==> flow/design.v <==
`timescale 1ns/100ps
`default_nettype none
module Nios_Imageline_Interface (
	input logic Clock,
	input logic Resetn,
	output logic [31:0] Filter_config,
	output logic [31:0] Filter_config_5,
	output logic [31:0] Filter_config_6,
	output logic [31:0] Filter_config_7,
	output logic [2:0] State_reload,
	input logic [2:0] State_read,
	output logic SDRAM_wr_src,
	output logic SDRAM_rd_src,
	output logic SDRAM_wren,
	output logic SDRAM_rden,
	output logic [15:0] SDRAM_wr_data_1,
	output logic [15:0] SDRAM_wr_data_2,
	input logic [15:0] SDRAM_rd_data_1,
	input logic [15:0] SDRAM_rd_data_2,
	input logic [10:0] address,
	input logic chipselect,
	input logic read,
	input logic write,
	output logic [31:0] readdata,
	input logic [31:0] writedata,
	output logic waitrequest
);
logic waitrequest_buf, waitrequest_buf_1;
logic chipselect_buf;
always_ff @(negedge Clock or negedge Resetn) begin
	if (~Resetn) begin
		waitrequest <= 1'b0;
	end else begin
		if (chipselect) begin
			if (!chipselect_buf) begin
				waitrequest <= 1'b1;
			end else begin
				if (waitrequest_buf_1) waitrequest <= 1'b0;
			end
		end else waitrequest <= 1'b0;
	end
end
always_ff @(posedge Clock or negedge Resetn) begin
	if (~Resetn) begin
		waitrequest_buf <= 1'b0;
		waitrequest_buf_1 <= 1'b0;
		chipselect_buf <= 1'b0;
	end else begin
		waitrequest_buf <= waitrequest;
		waitrequest_buf_1 <= waitrequest_buf;
		chipselect_buf <= chipselect;
	end
end
always_ff @(posedge Clock or negedge Resetn) begin
	if (~Resetn) begin
		SDRAM_rden <= 1'b0;
	end else begin
		if (chipselect & read & (address == 11'd0) & (waitrequest & !waitrequest_buf))
			SDRAM_rden <= 1'b1;
		else
			SDRAM_rden <= 1'b0;		
	end
end
always_ff @(posedge Clock or negedge Resetn) begin
	if (~Resetn) begin
		readdata <= 32'd0;
	end else if (chipselect & read & waitrequest_buf_1) begin
		case (address)
			11'd0 : readdata <= {SDRAM_rd_data_1,SDRAM_rd_data_2};
			11'd1 : readdata <= {27'd0, 
				State_read, SDRAM_wr_src, SDRAM_rd_src };
			default : readdata <= 32'd0;
		endcase
	end
end
always_ff @(posedge Clock or negedge Resetn) begin
	if (~Resetn) begin
		SDRAM_wren <= 1'b0;
		SDRAM_wr_data_1 <= 16'h0000;
		SDRAM_wr_data_2 <= 16'h0000;
	end else begin
		if (chipselect & write & (address == 11'd0) & (waitrequest & !waitrequest_buf)) begin
			SDRAM_wren <= 1'b1;
			SDRAM_wr_data_1 <= writedata[31:16];
			SDRAM_wr_data_2 <= writedata[15:0];
		end else SDRAM_wren <= 1'b0;
	end
end
always_ff @(posedge Clock or negedge Resetn) begin
	if (~Resetn) begin
		State_reload <= 3'd0;
		SDRAM_wr_src <= 1'b0;
		SDRAM_rd_src <= 1'b0;
	end else begin
		if (chipselect & write & 
			(address == 11'd1) & 
			(waitrequest & !waitrequest_buf)
		) begin
			State_reload <= writedata[4:2];
			SDRAM_wr_src <= writedata[1];
			SDRAM_rd_src <= writedata[0];
		end
	end
end
always_ff @(posedge Clock or negedge Resetn) begin
	if (~Resetn) begin
		Filter_config <= 32'd0;
		Filter_config_5 <= 32'd0;
		Filter_config_6 <= 32'd0;
		Filter_config_7 <= 32'd0;
	end else begin
		if (chipselect & write & (address == 11'd4) & (waitrequest & !waitrequest_buf))
			Filter_config <= writedata;
		if (chipselect & write & (address == 11'd5) & (waitrequest & !waitrequest_buf))
			Filter_config_5 <= writedata;
		if (chipselect & write & (address == 11'd6) & (waitrequest & !waitrequest_buf))
			Filter_config_6 <= writedata;
		if (chipselect & write & (address == 11'd7) & (waitrequest & !waitrequest_buf))
			Filter_config_7 <= writedata;
	end
end
endmodule
# Step by step through the tools: Nios_Imageline_Interface
# What the tools print for Nios_Imageline_Interface, step after step.
# Lines are those of the file above, counted from 1.
setup:
  top: "Nios_Imageline_Interface"
  clock: "Clock"
  library: "sky130hd"
  lib_corner: "tt_025C_1v80"

# Elaborated design
# Source: Yosys, flattened and elaborated, memories not mapped. Widths are those after wreduce. Registers that Yosys merges into a memory's read port (data or address) are not register bits. Print and check cells do not count. Equal cells are merged and count once.
bits:
  ff_bits: 203
  input_bits: 83
  output_inout_bits: 200
  elab_cells: 48
classes:
  eq_ne: 6
  muxes: 6
  bitwise: 18
  n_reduce_logical: 2
ops:
  columns: ["operator", "count"]
  rows:
  - ["parallel mux 32 bit (select 2 bit)", 1]
  - ["== test 11 x 3 -> 1 bit with constant B", 4]
  - ["bitwise AND 1 bit", 18]
  - ["== test 11 x 1 -> 1 bit with constant B", 1]
  - ["zero test 11 bit", 1]
  - ["2-to-1 mux 1 bit", 5]
  - ["inequality test 3 bit with constant B", 1]
  - ["zero test 1 bit", 1]

# Longest topological paths
# Longest topological path by Yosys (ltp), each cell counted once; first at word level (registers and memories cut), then after technology mapping (sequential cells cut; the memories' decode and read muxes count).
depth:
  word_depth: 4
  ABC_AREA: 0
  ltp_mapped: 5

# Synthesis result
# The flow's flattened synthesis, as Yosys stat reports it; memories are mapped. The netlist is that of the ABC_AREA named above (0 if unset); the other value can give another one.
mapped:
  cell_count: 452
  mapped_area_um2: 7579.8
  seqArea_um2: 5079.9
  flip_flops: 203
  buffers: 22
by_type:
  columns: ["cell_type", "count", "area_total_um2"]
  rows:
  - ["sky130_fd_sc_hd__dfrtp_1", 202, 5.05E+03]
  - ["sky130_fd_sc_hd__mux2_2", 156, 1.76E+03]
  - ["sky130_fd_sc_hd__a22o_1", 27, 236.477]
  - ["sky130_fd_sc_hd__mux2_1", 9, 101.347]
  - ["sky130_fd_sc_hd__buf_6", 6, 67.565]
  - ["sky130_fd_sc_hd__a221o_1", 5, 50.048]
  - ["sky130_fd_sc_hd__buf_4", 6, 45.043]
  - ["sky130_fd_sc_hd__nor3_4", 2, 32.531]
  - ["sky130_fd_sc_hd__and2_1", 5, 31.28]
  - ["sky130_fd_sc_hd__clkbuf_1", 7, 26.275]
  - ["sky130_fd_sc_hd__dfrtn_1", 1, 25.024]
  - ["sky130_fd_sc_hd__nor4_1", 3, 18.768]
  - ["sky130_fd_sc_hd__nand4b_1", 2, 17.517]
  - ["sky130_fd_sc_hd__buf_2", 3, 15.014]
  - ["sky130_fd_sc_hd__nor2_1", 4, 15.014]
  - ["sky130_fd_sc_hd__or4_1", 2, 15.014]
  - ["sky130_fd_sc_hd__nor2_2", 2, 12.512]
  - ["sky130_fd_sc_hd__or3_4", 1, 11.261]
# Other cell types: 7; their cells: 9.

Memo
Re: implementation data of Nios_Imageline_Interface

Top module Nios_Imageline_Interface; platform sky130hd; tools Yosys and OpenROAD; 2 stored runs in no particular order. Input and output delays are each 20% of the period that was set; the output load is 0.01 pF.
By "fin_power_mw" is meant OpenSTA's value without simulated activity: inputs other than the clock are taken to toggle once in ten clock periods, and the tool carries that through the logic.

--- job 1 ---
==> flow/run.sh <==
#!/bin/bash
# the make line also repeats the synthesis and layout settings of config.mk as NAME=value (left out here)
make -C /OpenROAD-flow-scripts/flow DESIGN_CONFIG=/design/flow/config.mk WORK_HOME=/design/flow/orfs CLKGATE_MAP_FILE= finish
==> flow/config.mk <==
export PLATFORM = sky130hd
export DESIGN_NAME = Nios_Imageline_Interface
export DESIGN_NICKNAME = Nios_Imageline_Interface
export VERILOG_FILES = /design/flow/design.v
export SDC_FILE = /design/flow/constraint.sdc
export NUM_CORES = 4
export LEC_CHECK = 0
export CAP_MARGIN = 30
export CORE_MARGIN = 9
export CORE_UTILIZATION = 18
export CTS_CLUSTER_DIAMETER = 235
export CTS_CLUSTER_SIZE = 53
export GPL_ROUTABILITY_DRIVEN = 0
export GPL_TIMING_DRIVEN = 0
export MAX_ROUTING_LAYER = met4
export PLACE_DENSITY_LB_ADDON = 0.15
export SETUP_SLACK_MARGIN = 0.74
export SLEW_MARGIN = 20
==> flow/constraint.sdc <==
create_clock -name core_clock -period 5.36 [get_ports {Clock}]
set_input_delay 1.0720 -clock core_clock [delete_from_list [all_inputs] [get_ports {Clock}]]
set_output_delay 1.0720 -clock core_clock [all_outputs]
set_load 0.01 [all_outputs]

==> results, as YAML <==
results:
  yosys_chip_area_um2: 7579.8
  total_die_area_um2: 49820.5
  final_cell_area_um2: 12376.9
  timing.setup.ws_ns: 0.494
  fin_tns_ns: 0.000
  fin_power_mw: 2.431

--- job 2 ---
==> flow/run.sh <==
#!/bin/bash
# the make line also repeats the synthesis and layout settings of config.mk as NAME=value (left out here)
make -C /OpenROAD-flow-scripts/flow DESIGN_CONFIG=/design/flow/config.mk WORK_HOME=/design/flow/orfs CLKGATE_MAP_FILE= finish
==> flow/config.mk <==
export PLATFORM = sky130hd
export DESIGN_NAME = Nios_Imageline_Interface
export DESIGN_NICKNAME = Nios_Imageline_Interface
export VERILOG_FILES = /design/flow/design.v
export SDC_FILE = /design/flow/constraint.sdc
export NUM_CORES = 4
export LEC_CHECK = 0
export ABC_AREA = 1
export CAP_MARGIN = 20
export CORE_ASPECT_RATIO = 1.08
export CORE_MARGIN = 2
export CORE_UTILIZATION = 20
export CTS_CLUSTER_DIAMETER = 166
export CTS_CLUSTER_SIZE = 45
export GPL_ROUTABILITY_DRIVEN = 1
export PLACE_DENSITY = 0.71
export SETUP_SLACK_MARGIN = 0.91
export SLEW_MARGIN = 30
==> flow/constraint.sdc <==
create_clock -name core_clock -period 5.54 [get_ports {Clock}]
set_input_delay 1.1080 -clock core_clock [delete_from_list [all_inputs] [get_ports {Clock}]]
set_output_delay 1.1080 -clock core_clock [all_outputs]
set_load 0.01 [all_outputs]

==> results, as YAML <==
results:
  yosys_chip_area_um2: 8338.0
  total_die_area_um2: 43340.7
  final_cell_area_um2: 12341.8
  timing.setup.ws_ns: 0.590
  fin_tns_ns: 0.000
  fin_power_mw: 2.478
